==> flow/design.v <==
module SUBWAY(
    clk,
    rst_n,
    in_valid,
    init,
    in0,
    in1,
    in2,
    in3,
    out_valid,
    out
);
input clk, rst_n;
input in_valid;
input [1:0] init;
input [1:0] in0, in1, in2, in3; 
output reg       out_valid;
output reg [1:0] out;
parameter S_IDLE = 0;
parameter S_INPUT = 1;
parameter S_INPUTANDCOMPUTE = 2;
parameter S_COMPUTEANDOUT = 3;
parameter S_OUT = 4;
integer i, j, ii;
reg [2:0] state, next_state;
reg [1:0] queueOfIn[0:3][0:3];
reg [1:0] queueOfOut[0:59];
reg [5:0] ctr;
reg [1:0] action;
reg [1:0] position;
reg [1:0] position_comb;
reg [1:0] in[3:0];
reg [1:0] exit;
always @(posedge clk or negedge rst_n)
	if (!rst_n)
		state <= S_IDLE;
	else
		state <= next_state;
always @(*)
	case(state)
		S_IDLE:				next_state = in_valid ? S_INPUT : S_IDLE;
		S_INPUT:			next_state = ctr == 4 ? S_INPUTANDCOMPUTE : S_INPUT;
		S_INPUTANDCOMPUTE:	next_state = in_valid ? S_INPUTANDCOMPUTE : S_COMPUTEANDOUT;
		S_COMPUTEANDOUT:	next_state = ctr == 4 ? S_OUT : S_COMPUTEANDOUT;  
		S_OUT:				next_state = ctr == 63 ? S_IDLE : S_OUT;
		default:			next_state = S_IDLE;
	endcase
always @(posedge clk)
	if (state == S_IDLE && next_state == S_INPUT)
		position <= init;
	else if (next_state == S_INPUTANDCOMPUTE)
		position <= position_comb;
always @(*)
	if (action == 2'd1)
		position_comb = position + 1;  
	else if (action == 2'd2)
		position_comb = position - 1;
	else
		position_comb = position;
always @(posedge clk)
	if (next_state == S_INPUT || next_state == S_COMPUTEANDOUT || next_state == S_OUT)
		ctr <= ctr + 1;
	else
		ctr <= 0;
always @(posedge clk)
	if (next_state == S_IDLE)  
		for (i = 0; i < 4; i = i + 1)
			for (j = 0; j < 4; j = j + 1)
				queueOfIn[i][j] <= 0;
	else if (next_state == S_INPUT || next_state == S_INPUTANDCOMPUTE || next_state == S_COMPUTEANDOUT)
		for (i = 0; i < 4; i = i + 1)
			for (j = 0; j < 4; j = j + 1)
				if (j == 3) begin
					queueOfIn[0][j] <= in0;
					queueOfIn[1][j] <= in1;
					queueOfIn[2][j] <= in2;
					queueOfIn[3][j] <= in3;
				end
				else
					queueOfIn[i][j] <= queueOfIn[i][j + 1];
always @(posedge clk)
	if (next_state == S_IDLE)  
		for (ii = 0; ii < 60; ii = ii + 1)
				queueOfOut[ii] <= 0;
	else if (next_state == S_INPUTANDCOMPUTE || next_state == S_COMPUTEANDOUT || next_state == S_OUT)
		for (ii = 0; ii < 60; ii = ii + 1)
			if (ii == 59)
				queueOfOut[ii] <= action;
			else
				queueOfOut[ii] <= queueOfOut[ii + 1];
assign trainInterval = queueOfIn[0][0] == 2'b11 || queueOfIn[1][0] == 2'b11 || queueOfIn[2][0] == 2'b11 || queueOfIn[3][0] == 2'b11; 
always @(*)  
	if (next_state == S_INPUTANDCOMPUTE) begin
		if (position == 0) begin
			if (trainInterval) begin
				if (queueOfIn[0][1] == 2'b01)
					action = 2'd3;
				else
					action = 2'd0;
			end
			else if (position < exit && queueOfIn[1][1] == 2'b00)
				action = 2'd1;
			else if (queueOfIn[0][1] == 2'b01)
				action = 2'd3;
			else
				action = 2'd0;
		end
		else if (position == 1) begin
			if (trainInterval) begin
				if (queueOfIn[1][1] == 2'b01)
					action = 2'd3;
				else
					action = 2'd0;
			end
			else if (position < exit && queueOfIn[2][1] == 2'b00)
				action = 2'd1;
			else if (position > exit && queueOfIn[0][1] == 2'b00)
				action = 2'd2;
			else if (queueOfIn[1][1] == 2'b01)
				action = 2'd3;
			else
				action = 2'd0;
		end
		else if (position == 2)
			if (trainInterval) begin
				if (queueOfIn[2][1] == 2'b01)
					action = 2'd3;
				else
					action = 2'd0;
			end
			else if (position < exit && queueOfIn[3][1] == 2'b00)
				action = 2'd1;
			else if (position > exit && queueOfIn[1][1] == 2'b00)
				action = 2'd2;
			else if (queueOfIn[2][1] == 2'b01)
				action = 2'd3;
			else
				action = 2'd0;
		else begin
			if (trainInterval) begin
				if (queueOfIn[3][1] == 2'b01)
					action = 2'd3;
				else
					action = 2'd0;
			end
			else if (position > exit && queueOfIn[2][1] == 2'b00)
				action = 2'd2;
			else if (queueOfIn[3][1] == 2'b01)
				action = 2'd3;
			else
				action = 2'd0;
		end		
	end
	else begin
		if (queueOfIn[position][1] == 2'b01)
			action = 2'd3;
		else
			action = 2'd0;
	end
always @(*) begin
	in[0] = in0;
	in[1] = in1;
	in[2] = in2;
	in[3] = in3;
end
always @(*)
	if (in[position] != 2'b11)
		exit = position;
	else if (in1 != 2'b11 && in2 != 2'b11)
		if (position == 0)
			exit = 1;
		else
			exit = 2;
	else if (in1 != 2'b11)
		exit = 1;
	else if (in2 != 2'b11)
		exit = 2;
	else if (in0 != 2'b11 && in3 != 2'b11)
		if (position == 1)
			exit = 0;
		else
			exit = 3;
	else if (in0 != 2'b11)
		exit = 0;
	else
		exit = 3;
always @(posedge clk or negedge rst_n)
	if (!rst_n)
		out_valid <= 0;
	else if (next_state == S_COMPUTEANDOUT || next_state == S_OUT)
		out_valid <= 1;
	else
		out_valid <= 0;
always @(posedge clk or negedge rst_n)
	if (!rst_n)
		out <= 0;
	else if (next_state == S_COMPUTEANDOUT || next_state == S_OUT)
		out <= queueOfOut[0];  
	else
		out <= 0;
endmodule
## Step by step through the tools: SUBWAY

What the tools print for SUBWAY, step after step.
Line numbers count from 1 in the design file above.
Operators carry their Yosys type and port widths (W data, S select, Z words).
Cell names lack the library's common part.
Not given: --

| design | value |
|---|---|
| design top | SUBWAY |
| clock input | clk |
| library | sky130hd |
| timing corner | tt_025C_1v80 |

## Word level

Yosys after proc, flatten, opt, wreduce and memory -nomap, before mapping. Print and check cells are not counted. Equal cells are merged and count once.

| word-level totals | value |
|---|---|
| output and inout bits | 3 |
| input port bits | 13 |
| bits in registers | 166 |
| word-level cells | 203 |

| cells by class | value |
|---|---|
| $lt $le $gt $ge | 2 |
| eq/ne operators | 44 |
| add/subtract/negate cells | 4 |
| multiplexer cells | 42 |
| reductions and logical operators | 30 |

Operators by type and width:

| cell | number |
|---|---|
| $mux W2 | 34 |
| $eq A4 B4 Y1 const B | 8 |
| $pmux W2 S16 | 1 |
| $eq A4 B3 Y1 const B | 4 |
| $pmux W3 S5 | 1 |
| $eq A2 B1 Y1 const B | 7 |
| $eq A2 B2 Y1 const B | 7 |
| $eq A3 B2 Y1 const B | 4 |
| $logic_or A1 B1 Y1 | 10 |
| $ne A2 B2 Y1 const B | 5 |
| $logic_not A2 Y1 | 5 |
| $logic_and A1 B1 Y1 | 9 |
| $eq A4 B2 Y1 const B | 2 |
| $pmux W2 S4 | 1 |
| $eq A3 B1 Y1 const B | 2 |
| $eq A3 B3 Y1 const B | 2 |
| $logic_not A3 Y1 | 2 |
| $add A6 B1 Y6 const B | 1 |
| $eq A6 B3 Y1 const B | 1 |
| $eq A6 B6 Y1 const B | 1 |
| $mux W3 | 2 |
| $add A4 B1 Y4 const B | 1 |
| $eq A4 B1 Y1 const B | 1 |
| $logic_not A4 Y1 | 1 |
| $reduce_bool A3 Y1 | 1 |
| $mux W1 | 3 |
| $add A2 B1 Y2 const B | 1 |
| $sub A2 B1 Y2 const B | 1 |

Not listed: further kinds 4, cells in them 4.

## Depth

Depth = most cells in a row (Yosys ltp): at word level without a register or memory, in the mapped netlist without a sequential cell, where the memories' decode and read muxes count.

| logic depth | value |
|---|---|
| depth after elaboration | 21 |
| ABC_AREA | 1 |
| depth in mapped cells | 23 |
| gate-level depth less buffers | 23 |

## Netlist

Source: synth_stat.txt of the flow (Yosys; design flattened, memories mapped). It holds for the ABC_AREA given above (unset counts as 0); a run with the other value may have another netlist.

Cell types:

| cell | number | area in all (sq um) |
|---|---|---|
| dfxtp_1 | 158 | 3.16E+03 |
| nor2_1 | 272 | 1.02E+03 |
| o21ai_1 | 120 | 600.576 |
| nand2_1 | 72 | 270.259 |
| inv_1 | 56 | 210.202 |
| dfrtp_1 | 7 | 175.168 |
| buf_6 | 13 | 146.39 |
| buf_2 | 27 | 135.13 |
| o21ai_0 | 26 | 130.125 |
| o22ai_1 | 18 | 112.608 |
| ha_1 | 8 | 100.096 |
| nand3_1 | 17 | 85.082 |
| a21oi_1 | 14 | 70.067 |
| edfxtp_1 | 2 | 60.058 |
| dfstp_2 | 1 | 26.275 |
| nor2_2 | 4 | 25.024 |
| o211ai_1 | 3 | 22.522 |
| clkbuf_1 | 5 | 18.768 |

Not listed: further types 16, cells in them 25.

| synthesis totals | value |
|---|---|
| buffers | 45 |
| standard cells after synthesis | 848 |
| chip area (Yosys) | 6,531.3 sq um |
| flip-flops | 168 |
| sequential area | 3,424.5 sq um |

## Worst setup path after synthesis

Path of least setup slack by OpenSTA after synthesis, without wires, with an ideal clock, recovery checks aside; 20% of the period is set as input and as output delay. Where synthesis merged equal registers, the netlist keeps one of their names.

| timing path after synthesis | value |
|---|---|
| path kind | input port to flip-flop |
| start | in in3[1] |
| end | reg position[0] |
| driving pins on the path | 16 |
| required time | 3.458 ns |
| setup slack | 0.949 ns |
| arrival time | 2.509 ns |
| external input delay | 0.756 ns |
| library setup time | 0.322 ns |
| launch time at the first pin | 0.756 ns |
| period | 3.78 ns |
| buffers on the path | 0 |
| path delay | 2.075 ns |
| synthesis period reached | 2.831 ns |

"path delay" is the arrival time less input delay plus setup time.
"driving pins on the path": output pins that drive a net of the path, with the launching flip-flop's if there is one; two outputs of one cell count as two.
"synthesis period reached" is the clock period less the worst setup slack; recovery checks do not enter. This is arithmetic on one report: input and output delays are still those of the set period (20% each).
Between the ends stands the longest chain of elaborated cells between them, by number of cells; it is not shown to be the way that was timed. Of several equally long chains one is given.
A line is the first line of the expression or statement that the cell stems from. Yosys adds cells for indexed reads and writes and turns some case tables into memories.
The path ends at the enable pin of a flip-flop; only ways to that pin are counted.

| between the ends, after synthesis | value |
|---|---|
| path through | nand2_1 -> inv_1 -> o21ai_0 -> inv_1 -> o21ai_0 -> nor2_1 -> a21oi_1 -> ha_1 -> nand2_1 -> a21boi_0 -> nand3_1 -> o21bai_1 -> nand3_1 -> nand2_1 -> nand2_1 -> o211ai_1 |
| cells in the longest elaborated chain | 19 |
| elaborated cells on any way between the ends | 35 |
| classes of those cells | 2 x compare; 4 x eq/ne; 20 x mux; 9 x reduce/logical |

Ends and longest elaborated chain, after synthesis:

| element | RTL line | RTL |
|---|---|---|
| start: declaration | 16 | `input [1:0] in0, in1, in2, in3;` |
| $ne A2 B2 Y1 | 178 | `else if (in0 != 2'b11 && in3 != 2'b11)` |
| $logic_and A1 B1 Y1 | 178 |  |
| $mux W2 | 178 |  |
| $mux W2 | 176 | `else if (in2 != 2'b11)` |
| $mux W2 | 174 | `else if (in1 != 2'b11)` |
| $mux W2 | 169 | `else if (in1 != 2'b11 && in2 != 2'b11)` |
| $mux W2 | 167 | `if (in[position] != 2'b11)` |
| (+5 left out) | -- |  |
| $mux W2 | 124 | `else if (position == 2)` |
| $mux W2 | 108 | `else if (position == 1) begin` |
| $mux W2 | 94 | `if (position == 0) begin` |
| $mux W2 | 93 | `if (next_state == S_INPUTANDCOMPUTE) begin` |
| $eq A2 B1 Y1 | 54 | `if (action == 2'd1)` |
| $reduce_bool A3 Y1 | -- |  |
| $reduce_and A2 Y1 | -- |  |
| end: assignment | 50 | `position <= init;` |
| end: assignment | 52 | `position <= position_comb;` |
| end: declaration | 30 | `reg [1:0] position;` |

## Path in the finished layout

From the final timing report of job 1: the path of least setup slack in the routed layout; clock arrival at registers is part of the times.

| timing path post-layout | value |
|---|---|
| path kind | flip-flop to flip-flop |
| start | reg position[1] |
| end | reg position[1] |
| library setup time | 0.31 ns |
| setup slack | -0.16 ns |
| launch time at the first pin | 0.41 ns |
| arrival time | 2.99 ns |
| driving pins on the path | 18 |
| buffers on the path | 0 |
| required time | 2.83 ns |
| period | 2.73 ns |

Between the ends stands the longest chain of elaborated cells between them, by number of cells; it is not shown to be the way that was timed. Of several equally long chains one is given.
The path ends at the enable pin of a flip-flop; only ways to that pin are counted.

| between the ends, post-layout | value |
|---|---|
| path through | edfxtp_1 -> inv_2 -> ha_4 -> nand2_1 -> a32oi_1 -> nand2_1 -> nor2_1 -> a21oi_1 -> ha_1 -> nand2_2 -> nand2_4 -> nor2_4 -> a21boi_0 -> o21ai_1 -> nand3_2 -> a21oi_2 -> nand2_1 -> o211ai_1 |
| cells in the longest elaborated chain | 19 |
| elaborated cells on any way between the ends | 60 |
| classes of those cells | 1 x add/sub; 2 x compare; 22 x eq/ne; 25 x mux; 10 x reduce/logical |

Ends and longest elaborated chain, post-layout:

| element | RTL line | RTL |
|---|---|---|
| start: declaration | 30 | `reg [1:0] position;` |
| start: assignment | 50 | `position <= init;` |
| start: assignment | 52 | `position <= position_comb;` |
| $eq A2 B1 Y1 | 179 | `if (position == 1)` |
| $mux W2 | 179 |  |
| $mux W2 | 178 | `else if (in0 != 2'b11 && in3 != 2'b11)` |
| $mux W2 | 176 | `else if (in2 != 2'b11)` |
| $mux W2 | 174 | `else if (in1 != 2'b11)` |
| $mux W2 | 169 | `else if (in1 != 2'b11 && in2 != 2'b11)` |
| $mux W2 | 167 | `if (in[position] != 2'b11)` |
| (+5 left out) | -- |  |
| $mux W2 | 124 | `else if (position == 2)` |
| $mux W2 | 108 | `else if (position == 1) begin` |
| $mux W2 | 94 | `if (position == 0) begin` |
| $mux W2 | 93 | `if (next_state == S_INPUTANDCOMPUTE) begin` |
| $eq A2 B1 Y1 | 54 | `if (action == 2'd1)` |
| $reduce_bool A3 Y1 | -- |  |
| $reduce_and A2 Y1 | -- |  |
| end: assignment | 50 |  |
| end: assignment | 52 |  |
| end: declaration | 30 |  |

# Flow runs of SUBWAY

Below are 2 stored runs of the flow (Yosys, OpenROAD; platform sky130hd) on SUBWAY, each with its settings and what was measured, unordered. Constraints: input delay and output delay 20% of the set period each, output load 0.01 pF.
By "clock period achieved" is meant the clock period of the run minus its worst setup slack. This is arithmetic on one report: input and output delays are still those of the set period (20% each).
"total power of the final layout" is the tool's figure for a default switching activity; nothing was simulated.

#### Job 1

| setting | value |
|---|---|
| period_ns | `2.73` |
| CORE_UTILIZATION | `47` |
| PLACE_DENSITY_LB_ADDON | `0.26` |
| HOLD_SLACK_MARGIN | `0.15` |
| CORE_ASPECT_RATIO | `0.68` |
| CORE_MARGIN | `8` |
| CELL_PAD_IN_SITES_GLOBAL_PLACEMENT | `1` |
| ABC_AREA | `1` |
| CTS_CLUSTER_DIAMETER | `156` |
| CAP_MARGIN | `15` |
| MIN_ROUTING_LAYER | `met1` |
| MAX_ROUTING_LAYER | `met4` |
| SLEW_MARGIN | `20` |

| result | value |
|---|---|
| chip area after synthesis (Yosys) | 6,531.3 sq um |
| post-route setup TNS | -0.487 ns |
| clock period achieved | 2.890 ns |
| die outline area | 17,995.3 sq um |
| setup slack of the critical path | -0.160 ns |
| total power of the final layout | 7.027 mW |
| utilization in the final report | 56.0% |

#### Job 2

| setting | value |
|---|---|
| period_ns | `2.25` |
| CORE_UTILIZATION | `15` |
| PLACE_DENSITY | `0.51` |
| HOLD_SLACK_MARGIN | `0.29` |
| CORE_MARGIN | `4` |
| GPL_TIMING_DRIVEN | `1` |
| GPL_ROUTABILITY_DRIVEN | `0` |
| CTS_CLUSTER_DIAMETER | `30` |
| CAP_MARGIN | `35` |
| SLEW_MARGIN | `25` |
| MAX_ROUTING_LAYER | `met4` |

| result | value |
|---|---|
| chip area after synthesis (Yosys) | 6,351.1 sq um |
| post-route setup TNS | -8.823 ns |
| clock period achieved | 3.407 ns |
| die outline area | 45,697.6 sq um |
| setup slack of the critical path | -1.157 ns |
| total power of the final layout | 11.964 mW |
| utilization in the final report | 24.5% |
